==> flow/design.v <==
`timescale 1ns / 1ps
module one_wire(
   input wire rst, clk,
	inout wire dht_io,
   input wire [4:0] BTN,
   input wire [7:0] I2C_project_step,
	input wire ws2812_step,
   output wire I2C_button_step,
	output wire [7:0] value_one_wire_1, value_one_wire_2, value_one_wire_3, value_one_wire_4,
   output reg [5:0] LEDR,
	output reg [8:0] LEDG
   );
	reg I2C_button_step_reg;
	reg [31:0] cnt;
	reg [23:0] counter;
	reg [3:0] state;
	reg dht_io_out;  
	reg dht_io_oe;   
	wire dht_io_in;  
	reg [7:0] rh_int, rh_dec;
	reg [7:0] temp_int, temp_dec;
	reg [39:0] data_store_temp;
	reg [7:0] checksum;
	reg [5:0] bit_count;
	reg [1:0] read_state;
	reg [2:0] BTNisPressed;
	assign value_one_wire_1 = data_store_temp[23:16] / 10 + 48;  
	assign value_one_wire_2 = data_store_temp[23:16] % 10 + 48;
	assign value_one_wire_3 = data_store_temp[15:8] / 10 + 48;
	assign value_one_wire_4 = data_store_temp[15:8] % 10 + 48;
	assign dht_io     = dht_io_oe ? dht_io_out : 1'bz;  
	assign dht_io_in  = dht_io;  
	assign I2C_button_step = I2C_button_step_reg;
	localparam CLK_1US          = 50;               
	localparam START_LOW_US     = 20_000;           
	localparam START_LOW        = START_LOW_US * CLK_1US;   
	localparam WAIT_RESPONSE_US = 40;               
	localparam WAIT_RESPONSE    = WAIT_RESPONSE_US * CLK_1US;   
	localparam DELAY_80_US      = 85;               
	localparam DELAY_80         = DELAY_80_US * CLK_1US;   
	localparam WRITE_DELAY_US   = 50;               
	localparam WRITE_DELAY      = WRITE_DELAY_US * CLK_1US;   
	localparam counter_value = 10_000_000;
	localparam STATE_IDLE       = 0;
	localparam STATE_START_LOW  = 1;
	localparam STATE_WAIT_HIGH  = 2;
	localparam STATE_WAIT_RESP_LOW  = 3;
	localparam STATE_WAIT_RESP_HIGH = 4;
	localparam STATE_READ_DATA  = 5;
	localparam STATE_WAIT_CHECKSUM = 6;
	localparam STATE_CHECKSUM = 7;
	localparam STATE_DONE = 8;
	always @(posedge clk or negedge rst) begin
	if (!rst) begin  
		state <= STATE_IDLE;
		dht_io_oe <= 0;  
		dht_io_out <= 1;  
		LEDR <= 6'd0;
		LEDG <= 9'd0;
		rh_int <= 8'd0;
		rh_dec <= 8'd0;
		temp_int <= 8'd0;
		temp_dec <= 8'd0;
		checksum <= 8'd0;
		read_state <= 2'b00;
		data_store_temp <= 40'd0;
		cnt <= 0;
		counter <= 24'd0;
		BTNisPressed <= 3'd0;
		I2C_button_step_reg <= 1'b0;
		bit_count <= 0;
	end else begin
		case(I2C_project_step)         
			1: begin
				case(I2C_button_step_reg)
					1'b0: begin
					   case (BTN)
							  5'b00001: begin 
									BTNisPressed <= 1;
							  end
							  default: begin end
                  endcase
						case(BTNisPressed)
							  1: begin
									LEDR[0] <= 1'b1;  
									case (state)
											STATE_IDLE: begin
											dht_io_oe <= 1;          
											dht_io_out <= 0;         
											cnt <= cnt + 1;
											state <= (cnt > START_LOW) ? STATE_START_LOW : STATE_IDLE;
										end
										STATE_START_LOW: begin
											if (cnt > WAIT_RESPONSE) begin  
												dht_io_out <= 1;  
												dht_io_oe <= 0;  
												state <= STATE_WAIT_HIGH;
											end else begin
												cnt <= cnt + 1;
											end
										end	
										STATE_WAIT_HIGH: begin
											if (dht_io_in == 0) begin
												state <= STATE_WAIT_RESP_LOW;
											end
										end
										STATE_WAIT_RESP_LOW: begin  
											if (cnt > DELAY_80) begin
												cnt <= 0;
												state <= STATE_WAIT_RESP_HIGH;
											end else begin
												cnt <= cnt + 1;
											end
										end
										STATE_WAIT_RESP_HIGH: begin  
											if (dht_io_in == 1) begin
												cnt <= cnt + 1;
												if (cnt > DELAY_80) begin
													cnt <= 0;
													state <= STATE_READ_DATA;
												end
											end else begin
												cnt <= 0;  
											end
										end
										STATE_READ_DATA: begin
											case (read_state)
												2'b00: begin
													if (dht_io_in == 1'b0) begin
														cnt <= 0;
														read_state <= 2'b01;
														LEDR[1] <= 1'b1;  
													end
												end
												2'b01: begin
													if (dht_io_in == 1'b1) begin
														cnt <= 0;
														read_state <= 2'b10;
														LEDR[2] <= 1'b1;  
													end
												end
												2'b10: begin
													if (dht_io_in == 1'b1) begin
														cnt <= cnt + 1;
														LEDR[3] <= 1'b1;  
													end else begin
														if (bit_count < 6'd40) begin
															data_store_temp <= {data_store_temp[38:0], (cnt > WRITE_DELAY)};
															bit_count <= bit_count + 1;
														end
														if (bit_count == 6'd39) begin
															state <= STATE_WAIT_CHECKSUM;
															LEDR[4] <= 1'b1;  
														end
														cnt <= 0;
														read_state <= 2'b00;
													end
												end
											endcase
										end
										STATE_WAIT_CHECKSUM: begin
											state <= STATE_CHECKSUM;
										end
										STATE_CHECKSUM: begin
											LEDR[5] <= 1'b1;  
											rh_int    <= data_store_temp[39:32];
											rh_dec    <= data_store_temp[31:24];
											temp_int  <= data_store_temp[23:16];
											temp_dec  <= data_store_temp[15:8];
											checksum  <= data_store_temp[7:0];
											state <= STATE_DONE;
										end
										STATE_DONE: begin
											if ((rh_int + rh_dec + temp_int + temp_dec) == checksum) begin
												LEDG[7:0] <= temp_int;  
											end 
											else begin
												LEDG[7] <= 1'b1;   
											end
											I2C_button_step_reg <= 1'b1;
											BTNisPressed <= 0;
											cnt <= cnt + 1;
											if (cnt > START_LOW) begin
												cnt <= 0;
												state <= STATE_START_LOW;
											end
										end
										default: begin
										end
									endcase
							  end
							  default: begin
							  end
						endcase
					end
					default: begin
					end
				endcase
			end
			2: begin 
				I2C_button_step_reg <= 1'b0;
			end
			default: begin
			end
		endcase
	end
end
endmodule
Tool chain data of one_wire
What the tools print for one_wire, step after step.
Lines are those of the file above, counted from 1.
Cell names lack the library's common part.
The mark -- stands for no value.

inputs
  top = one_wire
  clock port = clk
  standard-cell library = sky130hd
  timing corner = tt_025C_1v80

Elaborated design
Counts by Yosys on the flattened word-level netlist (proc, flatten, opt, wreduce; memories kept). Register bits leave out memories and registers merged into their read ports (data or address). Print and check cells are left out. Cells with the same type and inputs are merged into one.

bit counts
  flip-flop bits (word level) = 144
  input bits = 16
  output and inout bits = 49
  cells after elaboration = 132

cells by class
  equality and inequality tests = 32
  magnitude comparators = 5
  div/mod/pow operators = 4
  reduce/logical cells = 21
  multiplexer cells = 37
  add/subtract/negate cells = 9
  bitwise operators = 2

operators with widths
  cell                                           count
  divider 8 x 4 -> 32 bit with constant B        2
  modulo 8 x 4 -> 32 bit with constant B         2
  2-to-1 mux 32 bit                              7
  parallel mux 32 bit (select 6 bit)             1
  parallel mux 32 bit (select 3 bit)             1
  parallel mux 4 bit (select 9 bit)              1
  2-to-1 mux 4 bit                               9
  adder 32 x 1 -> 32 bit with constant B         1
  > comparator 32 x 11 -> 1 bit with constant B  1
  > comparator 32 x 12 -> 1 bit with constant B  1
  > comparator 32 x 13 -> 1 bit with constant B  1
  > comparator 32 x 20 -> 1 bit with constant B  1
  adder 8 x 6 -> 8 bit with constant B           4
  != test 2 bit with constant B                  13
  adder 8 bit                                    3
  AND reduction 6 bit                            3
  equality test 4 x 3 -> 1 bit with constant B   4
  AND reduction 8 bit                            2
  AND reduction 7 bit                            2
  AND reduction 13 bit                           1
  AND reduction 5 bit                            2
  nonzero test 9 bit                             1
  2-to-1 mux 3 bit                               3
  equality test 4 x 2 -> 1 bit with constant B   2
  AND reduction 4 bit                            2
  equality test 8 x 1 -> 1 bit with constant B   1
  equality test 8 x 2 -> 1 bit with constant B   1
  equality test 8 bit                            1

Other operator kinds: 23; their cells: 37.

Logic depth
Depth = most cells in a row (Yosys ltp): at word level without a register or memory, in the mapped netlist without a sequential cell, where the memories' decode and read muxes count.

logic depth
  word-level depth = 5
  ABC_AREA = 1
  mapped depth = 33
  gate-level depth less buffers = 33

Synthesis result
Yosys stat after the flow's synthesis: flattened, memories mapped to cells. It holds for the ABC_AREA given above (unset counts as 0); a run with the other value may have another netlist.
The area totals of this step are shown rounded.

cells by type
  type     count  total area (um^2)
  dfrtp_1  144    3.6E+03
  nand2_1  194    728.198
  inv_1    139    521.75
  nor2_1   115    431.664
  nand3_1  68     340.326
  o21ai_0  65     325.312
  a21oi_1  64     320.307
  fa_1     14     280.269
  xor2_1   27     236.477
  ha_1     15     187.68
  nand2_2  28     175.168
  nand4_1  26     162.656
  nand2_4  14     157.651
  xnor2_1  15     131.376
  nand3_2  12     120.115
  nor3_1   24     120.115
  dfstp_2  4      105.101
  inv_2    25     93.84

Other cell types: 33; their cells: 104.

mapped netlist
  area of sequential cells = 3710 um^2
  standard cells after synthesis = 1097
  chip area (Yosys) = 8830 um^2
  buffer cells = 28
  flip-flop cells = 148

Path before layout
Path of least setup slack by OpenSTA after synthesis, without wires, with an ideal clock, recovery checks aside; 20% of the period is set as input and as output delay. Where synthesis merged equal registers, the netlist keeps one of their names.

path post-synthesis
  path type = register -> output
  from = reg data_store_temp[14]
  to = out value_one_wire_4[6]
  slack = 1.796 ns
  delay of the path = 3.476 ns
  required time = 5.272 ns
  external output delay = 1.318 ns
  stages on the path = 29
  period = 6.59 ns
  arrival time = 3.476 ns
  time at the first pin = 0.000 ns
  buffers on the path = 0
  synthesis period reached = 4.794 ns

"delay of the path" is the arrival time less input delay plus setup time.
At an output port there is no setup time.
"stages on the path": output pins that drive a net of the path, with the launching flip-flop's if there is one; two outputs of one cell count as two.
"synthesis period reached" = period - worst setup slack (recovery checks aside). The figure is calculated, with input and output delays left at 20% of the set period.
Between the ends stands the longest chain of elaborated cells between them, by number of cells; it is not shown to be the way that was timed. Of several equally long chains one is given.
Each line given opens the expression or statement behind the cell; cells for indexed reads and writes are added by Yosys, which also makes memories of some case tables.

between the ends, post-synthesis
  path through = dfrtp_1 inv_1 ha_1 nor2_1 inv_1 ha_1 nor2_1 nor2_2 nor2_4 nand2_4 nand2_2 nand3_2 nand2_4 inv_2 nand2_2 nand3_2 nor2_4 nand3_4 nand2_2 nand2_2 clkinv_2 nand2_4 nor2_4 nand3_4 nand2_1 inv_2 a21oi_1 ha_1 xor2_1
  cells in the longest elaborated chain = 2
  elaborated cells on any way between the ends = 2
  RTL lines with such cells = 1
  those cells by class = add/sub (1); div (1)

ends and longest elaborated chain, post-synthesis
  item                    RTL line  text
  from (decl)             22        reg [39:0] data_store_temp;
  from (assign)           66        data_store_temp <= 40'd0;
  from (assign)           148       data_store_temp <= {data_store_temp[38:0], (cnt > WRITE_DELAY)};
  modulo 8 x 4 -> 32 bit  30        assign value_one_wire_4 = data_store_temp[15:8] % 10 + 48;
  adder 8 x 6 -> 8 bit    30
  to (decl)               9         output wire [7:0] value_one_wire_1, value_one_wire_2, value_one_wire_3, value_one_wire_4,

Nets of the timed path that keep an RTL name, with a line that drives or declares them; the list need not be complete.

named nets, post-synthesis
  signal               RTL line  text
  value_one_wire_3[3]  29        assign value_one_wire_3 = data_store_temp[15:8] / 10 + 48;
  value_one_wire_3[1]  29
  value_one_wire_3[0]  29

Timing after layout
From the final timing report of run A: the path of least setup slack in the routed layout; clock arrival at registers is part of the times.

path post-layout
  path type = register -> output
  from = reg data_store_temp[14]
  to = out value_one_wire_4[5]
  period = 6.61 ns
  stages on the path = 28
  external output delay = 1.32 ns
  time at the first pin = 0.42 ns
  arrival time = 3.98 ns
  required time = 5.29 ns
  buffers on the path = 4
  slack = 1.31 ns

Between the ends stands the longest chain of elaborated cells between them, by number of cells; it is not shown to be the way that was timed. Of several equally long chains one is given.

between the ends, post-layout
  path through = dfrtp_1 inv_2 ha_4 nor2_4 buf_4 buf_4 buf_4 nand2_4 nand2_4 nor2_4 nand2_4 nand2_4 nand3_4 nand2_8 nand4_1 nand3_2 nand2_4 nand3_4 nand2_1 nand2_2 inv_2 nand2_4 nand3_4 a31oi_4 a21oi_2 ha_2 inv_1 buf_2
  cells in the longest elaborated chain = 2
  elaborated cells on any way between the ends = 2
  RTL lines with such cells = 1
  those cells by class = add/sub (1); div (1)

ends and longest elaborated chain, post-layout
  item                    RTL line  text
  from (decl)             22        reg [39:0] data_store_temp;
  from (assign)           66        data_store_temp <= 40'd0;
  from (assign)           148       data_store_temp <= {data_store_temp[38:0], (cnt > WRITE_DELAY)};
  modulo 8 x 4 -> 32 bit  30        assign value_one_wire_4 = data_store_temp[15:8] % 10 + 48;
  adder 8 x 6 -> 8 bit    30
  to (decl)               9         output wire [7:0] value_one_wire_1, value_one_wire_2, value_one_wire_3, value_one_wire_4,

Appendix: measured runs

Flow measurements of one_wire on sky130hd: 2 stored runs with different settings, listed in no order. Input and output delays are each 20% of the period that was set; the output load is 0.01 pF.
"achieved clock period" = clock period - worst setup slack. The figure is calculated, with input and output delays left at 20% of the set period.
"worst setup path time" means the part of the period allowed to the worst setup path (the constraints hold back 20% at inputs and 20% at outputs) less its slack; where the path has registers, the arrival times of their clocks count too.
"power" is the tool's figure for a default switching activity; nothing was simulated.
The measured numbers are rounded.

Run A
==> flow/run.sh <==
#!/bin/bash
# the make line also repeats the synthesis and layout settings of config.mk as NAME=value (left out here)
make -C /OpenROAD-flow-scripts/flow DESIGN_CONFIG=/design/flow/config.mk WORK_HOME=/design/flow/orfs CLKGATE_MAP_FILE= finish
==> flow/config.mk <==
export PLATFORM = sky130hd
export DESIGN_NAME = one_wire
export DESIGN_NICKNAME = one_wire
export VERILOG_FILES = /design/flow/design.v
export SDC_FILE = /design/flow/constraint.sdc
export NUM_CORES = 4
export LEC_CHECK = 0
export ABC_AREA = 1
export CAP_MARGIN = 35
export CORE_MARGIN = 2
export CORE_UTILIZATION = 61
export GPL_ROUTABILITY_DRIVEN = 1
export GPL_TIMING_DRIVEN = 1
export MAX_ROUTING_LAYER = met5
export PLACE_DENSITY_LB_ADDON = 0.16
export SETUP_SLACK_MARGIN = 1.73
export SLEW_MARGIN = 10
==> flow/constraint.sdc <==
create_clock -name core_clock -period 6.61 [get_ports {clk}]
set_input_delay 1.3220 -clock core_clock [delete_from_list [all_inputs] [get_ports {clk}]]
set_output_delay 1.3220 -clock core_clock [all_outputs]
set_load 0.01 [all_outputs]

==> results of run A <==
chip area after synthesis (Yosys): 8830 um^2
die area: 15500 um^2
standard-cell area of the final layout: 11300 um^2
worst setup slack after layout: 1.31 ns
worst hold slack: 0.462 ns
power: 2.09 mW
achieved clock period: 5.304 ns
worst setup path time: 3.98 ns
worst setup path kind: register -> output

Run B
==> flow/run.sh <==
#!/bin/bash
# the make line also repeats the synthesis and layout settings of config.mk as NAME=value (left out here)
make -C /OpenROAD-flow-scripts/flow DESIGN_CONFIG=/design/flow/config.mk WORK_HOME=/design/flow/orfs CLKGATE_MAP_FILE= finish
==> flow/config.mk <==
export PLATFORM = sky130hd
export DESIGN_NAME = one_wire
export DESIGN_NICKNAME = one_wire
export VERILOG_FILES = /design/flow/design.v
export SDC_FILE = /design/flow/constraint.sdc
export NUM_CORES = 4
export LEC_CHECK = 0
export CAP_MARGIN = 20
export CELL_PAD_IN_SITES_DETAIL_PLACEMENT = 0
export CORE_MARGIN = 2
export CORE_UTILIZATION = 47
export CTS_CLUSTER_SIZE = 19
export GPL_ROUTABILITY_DRIVEN = 0
export PLACE_DENSITY_LB_ADDON = 0.01
export SLEW_MARGIN = 20
==> flow/constraint.sdc <==
create_clock -name core_clock -period 10.7 [get_ports {clk}]
set_input_delay 2.1400 -clock core_clock [delete_from_list [all_inputs] [get_ports {clk}]]
set_output_delay 2.1400 -clock core_clock [all_outputs]
set_load 0.01 [all_outputs]

==> results of run B <==
chip area after synthesis (Yosys): 8740 um^2
die area: 19700 um^2
standard-cell area of the final layout: 9980 um^2
worst setup slack after layout: 2.01 ns
worst hold slack: 0.460 ns
power: 1.13 mW
achieved clock period: 8.687 ns
worst setup path time: 6.55 ns
worst setup path kind: register -> output
