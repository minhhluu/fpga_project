==> flow/design.v <==
`timescale 1ns / 1ps
module LCD_Rotary(
    input wire rst,
    input wire clk,
    input wire [4:0] BTN,
    output reg LCD_VO,
    output reg LCD_RS,
    output reg LCD_EN,
    output reg LCD_RW,
    output reg [3:0] LCD_DATA,
    output reg [14:0] LED
    );
    reg [16:0] duty;
    reg [16:0] cnt2;
    reg [16:0] cnt;
    reg [5:0] LCD_state;
    reg done = 0;
    parameter STEP_CONT = 17'd50;
    parameter DUTY_MIN = 17'd0;
    parameter DUTY_MAX = 17'd90_000;
    always @(posedge clk or negedge rst) begin
        if (!rst) begin
            cnt2        <= 0;  
            LCD_VO      <= 1'b0;
            duty        <= 17'd50_000;
            LCD_state   <= 6'd0;
            LCD_RW      <= 0;
            LED         <= 15'd0;
            LCD_EN      <= 0;
            done        <= 0;
        end
        else begin
            if (BTN[2] && cnt2 == 0) begin
                if (duty + STEP_CONT <= DUTY_MAX) begin
                    duty <= duty + STEP_CONT;
                end
                else duty <= DUTY_MAX;
            end
            if (BTN[1] && cnt2 == 0) begin
                if (duty >= STEP_CONT) begin
                    duty <= duty - STEP_CONT;
                end           
                else duty <= DUTY_MIN;
            end
            if (cnt2 < 99_999) begin
                cnt2 <= cnt2 + 1;
            end 
            else cnt2 <= 0;
            LCD_VO <= (cnt2 < duty) ? 1'b1 : 1'b0;
            if (!done) begin
                cnt = (cnt > 100_000) ? 0 : cnt + 1; 
                case(cnt)
                    99_999: begin
                        LCD_EN <= ~LCD_EN;
                        if (~LCD_EN) begin
                            case(LCD_state)
                                0: begin
                                    LCD_DATA <= 4'h0;
                                    LCD_RS <= 0;
                                    LCD_state <= 1;
                                end
                                1: begin
                                    LCD_DATA <= 4'h2;
                                    LCD_state <= 2;
                                end
                                2: begin
                                    LCD_DATA <= 4'h2;
                                    LCD_state <= 3;
                                end
                                3: begin
                                    LCD_DATA <= 4'h8;
                                    LCD_state <= 4;
                                end
                                4: begin
                                    LCD_DATA <= 4'h0;
                                    LCD_state <= 5;
                                end
                                5: begin
                                    LCD_DATA <= 4'h1;
                                    LCD_state <= 6;
                                end
                                6: begin
                                    LCD_DATA <= 4'h0;
                                    LCD_state <= 7;
                                end
                                7: begin
                                    LCD_DATA <= 4'hE;
                                    LCD_state <= 8;
                                end
                                8: begin
                                    LCD_DATA <= 4'h4;  
                                    LCD_RS <= 1;
                                    LCD_state <= 9;
                                end
                                9: begin
                                    LCD_DATA <= 4'h8;  
                                    LCD_state <= 10;
                                end
                                10: begin
                                    LCD_DATA <= 4'h6;  
                                    LCD_state <= 11;
                                end
                                11: begin
                                    LCD_DATA <= 4'h5;  
                                    LCD_state <= 12;
                                end
                                12: begin
                                    LCD_DATA <= 4'h6;  
                                    LCD_state <= 13;
                                end
                                13: begin
                                    LCD_DATA <= 4'hC;  
                                    LCD_state <= 14;
                                end
                                14: begin
                                    LCD_DATA <= 4'h6;  
                                    LCD_state <= 15;
                                end
                                15: begin
                                    LCD_DATA <= 4'hC;  
                                    LCD_state <= 16;
                                end
                                16: begin
                                    LCD_DATA <= 4'h6;  
                                    LCD_state <= 17;
                                end
                                17: begin
                                    LCD_DATA <= 4'hF;  
                                    LCD_state <= 18;
                                end
                                18: begin
                                    LCD_DATA <= 4'h2;  
                                    LCD_state <= 19;
                                end
                                19: begin
                                    LCD_DATA <= 4'hC;  
                                    LCD_state <= 20;
                                end
                                20: begin
                                    LCD_DATA <= 4'h2;  
                                    LCD_state <= 21;
                                end
                                21: begin
                                    LCD_DATA <= 4'h0;  
                                    LCD_state <= 22;
                                end
                                22: begin
                                    LCD_DATA <= 4'h6;  
                                    LCD_state <= 23;
                                end
                                23: begin
                                    LCD_DATA <= 4'hD;  
                                    LCD_state <= 24;
                                end
                                24: begin
                                    LCD_DATA <= 4'h7;  
                                    LCD_state <= 25;
                                end
                                25: begin
                                    LCD_DATA <= 4'h9;  
                                    LCD_state <= 26;
                                end
                                26: begin
                                    LCD_DATA <= 4'h2;  
                                    LCD_state <= 27;
                                end
                                27: begin
                                    LCD_DATA <= 4'h0;  
                                    LCD_state <= 28;
                                end
                                28: begin
                                    LCD_DATA <= 4'h6;  
                                    LCD_state <= 29;
                                end
                                29: begin
                                    LCD_DATA <= 4'hE;  
                                    LCD_state <= 30;
                                end
                                30: begin
                                    LCD_DATA <= 4'h6;  
                                    LCD_state <= 31;
                                end
                                31: begin
                                    LCD_DATA <= 4'h1;  
                                    LCD_state <= 32;
                                end
                                32: begin
                                    LCD_DATA <= 4'h6;  
                                    LCD_state <= 33;
                                end
                                33: begin
                                    LCD_DATA <= 4'hD;  
                                    LCD_state <= 34;
                                end
                                34: begin
                                    LCD_DATA <= 4'h6;  
                                    LCD_state <= 35;
                                end
                                35: begin
                                    LCD_DATA <= 4'h5;  
                                    LCD_state <= 36;
                                end
                                36: begin
                                    LCD_DATA <= 4'h2;  
                                    LCD_state <= 37;
                                end
                                37: begin
                                    LCD_DATA <= 4'h0;  
                                    LCD_state <= 38;
                                end
                                38: begin
                                    LCD_DATA <= 4'h2;  
                                    LCD_state <= 39;
                                end
                                39: begin
                                    LCD_DATA <= 4'h0;  
                                    LCD_state <= 40;
                                end
                                40: begin
                                    LCD_DATA <= 4'h2;  
                                    LCD_state <= 41;
                                end
                                41: begin
                                    LCD_DATA <= 4'h0;  
                                    LCD_state <= 42;
                                end
                                42: begin
                                    LCD_RS <= 0;           
                                    LCD_DATA <= 4'hC;      
                                    LCD_state <= 43;
                                end
                                43: begin
                                    LCD_DATA <= 4'h0;      
                                    LCD_state <= 44;
                                end
                                44: begin
                                    LCD_RS <= 1;           
                                    LCD_DATA <= 4'h6;      
                                    LCD_state <= 45;
                                end
                                45: begin
                                    LCD_DATA <= 4'h9;      
                                    LCD_state <= 46;
                                end
                                46: begin
                                    LCD_DATA <= 4'h7;
                                    LCD_state <= 47;
                                end
                                47: begin
                                    LCD_DATA <= 4'h3;
                                    LCD_state <= 48;
                                end
                                48: begin
                                    LCD_DATA <= 4'h2;  
                                    LCD_state <= 49;
                                end
                                49: begin
                                    LCD_DATA <= 4'h0;  
                                    LCD_state <= 50;
                                end
                                50: begin
                                    LCD_DATA <= 4'h4;      
                                    LCD_state <= 51;
                                end
                                51: begin
                                    LCD_DATA <= 4'hD;      
                                    LCD_state <= 52;
                                end
                                52: begin
                                    LCD_DATA <= 4'h6;      
                                    LCD_state <= 53;
                                end
                                53: begin
                                    LCD_DATA <= 4'h9;      
                                    LCD_state <= 54;
                                end
                                54: begin
                                    LCD_DATA <= 4'h6;      
                                    LCD_state <= 55;
                                end
                                55: begin
                                    LCD_DATA <= 4'hE;      
                                    LCD_state <= 56;
                                end
                                56: begin
                                    LCD_DATA <= 4'h6;      
                                    LCD_state <= 57;
                                end
                                57: begin
                                    LCD_DATA <= 4'h8;      
                                    LCD_state <= 58;
                                end
                                58: begin
                                    done <= 1;
                                    cnt <= 0;
                                end
                            endcase
                        end
                    end
                endcase
            end
        end 
    end
endmodule
# Step by step through the tools: LCD_Rotary
# Tool output for the design above, in the order of the flow.
# Line numbers count from 1 in the design file above.
# Operators: Yosys type, input widths -> output width; for muxes data width and select width s.
# Cell names lack the library's common part.
# A cell with - has no value.
[design]
top_module = "LCD_Rotary"
clock = "clk"
library = "sky130hd"
lib_corner = "tt_025C_1v80"

# Word-level counts
# Source: Yosys, flattened and elaborated, memories not mapped. Widths are those after wreduce. Registers that Yosys merges into a memory's read port (data or address) are not register bits. Print and check cells do not count. Equal cells are merged and count once.
[word_totals]
n_memories = 0
input_bits = 7
out_inout_bits = 23
clocked_rd_ports_x_width = 0
latchBits = 0
rom_bits = 0
regBits = 65
wordCells = 123
ram_bits = 0
[classes]
n_cmp = 5
n_mul = 0
reduce_and_logical = 27
eq_ne = 59
n_div = 0
n_addsub = 4
n_shift = 0
n_logic = 2
mux = 17
[op_table]
columns = ["cell", "n"]
rows = [
  ["$pmux 6 s58", 1],
  ["$eq 6x6->1 const B", 27],
  ["$mux 17", 9],
  ["$eq 6x5->1 const B", 16],
  ["$reduce_bool 58->1", 1],
  ["$pmux 4 s14", 1],
  ["$eq 6x4->1 const B", 8],
  ["$add 17x1->17 const B", 2],
  ["$eq 6x3->1 const B", 4],
  ["$lt 17x17->1", 1],
  ["$gt 17x17->1 const B", 1],
  ["$le 17x17->1 const B", 1],
  ["$lt 17x17->1 const B", 1],
  ["$eq 17x17->1 const B", 1],
  ["$add 17x6->17 const B", 1],
  ["$sub 17x6->17 const B", 1],
  ["$ge 17x6->1 const B", 1],
  ["$logic_not 17->1", 1],
  ["$reduce_bool 14->1", 1],
  ["$reduce_or 13->1", 1],
  ["$reduce_or 2->1", 6],
  ["$reduce_or 3->1", 4],
  ["$eq 6x2->1 const B", 2],
  ["$reduce_or 10->1", 1],
  ["$reduce_and 5->1", 2],
  ["$reduce_or 9->1", 1],
  ["$eq 6x1->1 const B", 1],
  ["$logic_not 6->1", 1],
]
# Other operator kinds: 8; their cells: 16.

# Longest topological paths
# Depth = most cells in a row (Yosys ltp): at word level without a register or memory, in the mapped netlist without a sequential cell, where the memories' decode and read muxes count.
[depth]
ltp_word = 5
ABC_AREA = 0
ltp_mapped = 13
depth_no_buf = 11

# After synthesis
# Source: synth_stat.txt of the flow (Yosys; design flattened, memories mapped). It holds for the ABC_AREA given above (unset counts as 0); a run with the other value may have another netlist.
# Totals and module areas in this step are rounded.
[synth_totals]
seqArea_mm2 = 0.00172
area_mm2 = 0.00562
flip_flops = 64
buf_cells = 62
mapped_cells = 713
[types]
columns = ["cell_type", "n", "area_total_um2"]
rows = [
  ["dfrtp_1", 36, 900.864],
  ["edfxtp_1", 22, 660.634],
  ["nor2_1", 89, 334.07],
  ["ha_1", 23, 287.776],
  ["a21oi_1", 55, 275.264],
  ["o21ai_0", 51, 255.245],
  ["nand2_1", 62, 232.723],
  ["xnor2_1", 21, 183.926],
  ["dfstp_2", 6, 157.651],
  ["nand3_1", 30, 150.144],
  ["xor2_1", 16, 140.134],
  ["clkbuf_1", 34, 127.622],
  ["buf_4", 16, 120.115],
  ["inv_1", 28, 105.101],
  ["nand4_1", 16, 100.096],
  ["nor4_1", 14, 87.584],
  ["or3_1", 13, 81.328],
  ["a31oi_1", 12, 75.072],
]
# Not listed: further types 62, cells in them 169.

# Path before layout
# Path of least setup slack by OpenSTA after synthesis, without wires, with an ideal clock, recovery checks aside; 20% of the period is set as input and as output delay. Where synthesis merged equal registers, the netlist keeps one of their names.
[synth_timing]
path_kind = "reg2reg"
startpoint = "reg cnt[0]"
endpoint = "reg LCD_state"
setup_ns = 0.143
required_time_ns = 3.037
slack_ns = 0.094
path_stages = 12
arrival_time_ns = 2.943
clock_period_ns = 3.18
path_delay_ns = 3.086
synth_period_reached_ns = 3.086
# "path_delay_ns" is the arrival time less input delay plus setup time.
# "path_stages" counts driving pins, that of a launching flip-flop among them; a cell with two outputs on the path counts twice.
# "synth_period_reached_ns" = period - worst setup slack (recovery checks aside). The figure is calculated, with input and output delays left at 20% of the set period.
# Where an end lacks its bit number, it is one bit of the signal, or one of the new flip-flops if synthesis recoded a state register.
# At most two assigning lines are given for a register; there are more.
[synth_between]
cell_sequence = "edfxtp_1 -> inv_1 -> ha_1 -> or4b_4 -> a311oi_2 -> o22ai_2 -> nor4b_1 -> nor4b_4 -> xnor2_1 -> a211oi_2 -> o31ai_1 -> nand4_1"
[synth_rtl]
columns = ["element", "line_no", "source"]
rows = [
  ["start: declaration", 15, "reg [16:0] cnt;"],
  ["start: assignment", 51, "cnt = (cnt > 100_000) ? 0 : cnt + 1;"],
  ["start: assignment", 295, "cnt <= 0;"],
  ["end: assignment", 26, "LCD_state   <= 6'd0;"],
  ["end: assignment", 60, "LCD_state <= 1;"],
  ["end: declaration", 16, "reg [5:0] LCD_state;"],
]
# No chain of elaborated cells between the ends is given.

# Path in the finished layout
# Path of least setup slack in the final report of flow run 2 (OpenROAD, finished layout, wires in). Where an end is a register, its clock arrival counts in the times.
[layout_timing]
path_kind = "reg2reg"
startpoint = "reg cnt[1]"
endpoint = "reg LCD_state"
slack_ns = 0.14
path_stages = 14
required_time_ns = 3.63
clock_period_ns = 3.44
setup_ns = 0.14
arrival_time_ns = 3.49
# Where an end lacks its bit number, it is one bit of the signal, or one of the new flip-flops if synthesis recoded a state register.
# At most two assigning lines are given for a register; there are more.
[layout_between]
cell_sequence = "edfxtp_1 -> inv_1 -> ha_1 -> or4b_4 -> a311oi_4 -> o22ai_4 -> buf_4 -> nor3_4 -> nor3b_4 -> buf_4 -> mux2i_1 -> a2111oi_2 -> o31a_1 -> nand3_1"
[layout_rtl]
columns = ["element", "line_no", "source"]
rows = [
  ["start: declaration", 15, "reg [16:0] cnt;"],
  ["start: assignment", 51, "cnt = (cnt > 100_000) ? 0 : cnt + 1;"],
  ["start: assignment", 295, "cnt <= 0;"],
  ["end: assignment", 26, "LCD_state   <= 6'd0;"],
  ["end: assignment", 60, "LCD_state <= 1;"],
  ["end: declaration", 16, "reg [5:0] LCD_state;"],
]
# No chain of elaborated cells between the ends is given.

# Settings and measured results of 2 stored flow runs for module LCD_Rotary (sky130hd), not sorted in any way. The constraints put input and output delay at 20% of the set period each and load the outputs with 0.01 pF.
# "achieved_period_ns" is the run's clock period less its worst setup slack. It is reckoned from that one timing run; input and output delays stay at 20% of the period that was set.
# "worst_path_time_ns" is the time allowed to the run's worst setup path (the clock period less input and output delay, where it has them) less its slack. Clock arrival times count: a late capture clock shortens it, a late launch clock lengthens it.
# By "total_power_uw" is meant OpenSTA's value without simulated activity: inputs other than the clock are taken to toggle once in ten clock periods, and the tool carries that through the logic.
# Measured values are rounded.

[[run]]
name = "flow run 1"
[run.settings]
period_ns = 2.68
CORE_UTILIZATION = 47
PLACE_DENSITY_LB_ADDON = 0.26
CORE_MARGIN = 2
CELL_PAD_IN_SITES_GLOBAL_PLACEMENT = 0
CELL_PAD_IN_SITES_DETAIL_PLACEMENT = 2
ABC_AREA = 0
CTS_CLUSTER_DIAMETER = 76
SLEW_MARGIN = 0
MAX_ROUTING_LAYER = "met4"
CAP_MARGIN = 20
[run.results]
outcome = "no final report: placement broke off with DPL-0033"

[[run]]
name = "flow run 2"
[run.settings]
period_ns = 3.44
CORE_UTILIZATION = 51
PLACE_DENSITY_LB_ADDON = 0.29
HOLD_SLACK_MARGIN = 0.02
CORE_ASPECT_RATIO = 0.79
CELL_PAD_IN_SITES_DETAIL_PLACEMENT = 0
CTS_CLUSTER_SIZE = 29
CTS_CLUSTER_DIAMETER = 353
MAX_ROUTING_LAYER = "met5"
CAP_MARGIN = 20
CORE_MARGIN = 2
SLEW_MARGIN = 20
[run.results]
achieved_period_ns = 3.304
yosys_chip_area_mm2 = 0.00562
final_stdcell_area_mm2 = 0.00629
worst_path_time_ns = 3.30
critical_path_type = "reg2reg"
fin_tns_ns = 0.000
total_power_uw = 2080
worst_setup_slack_ns = 0.136
dieArea_mm2 = 0.0119
finish.utilization_pct = 57.7
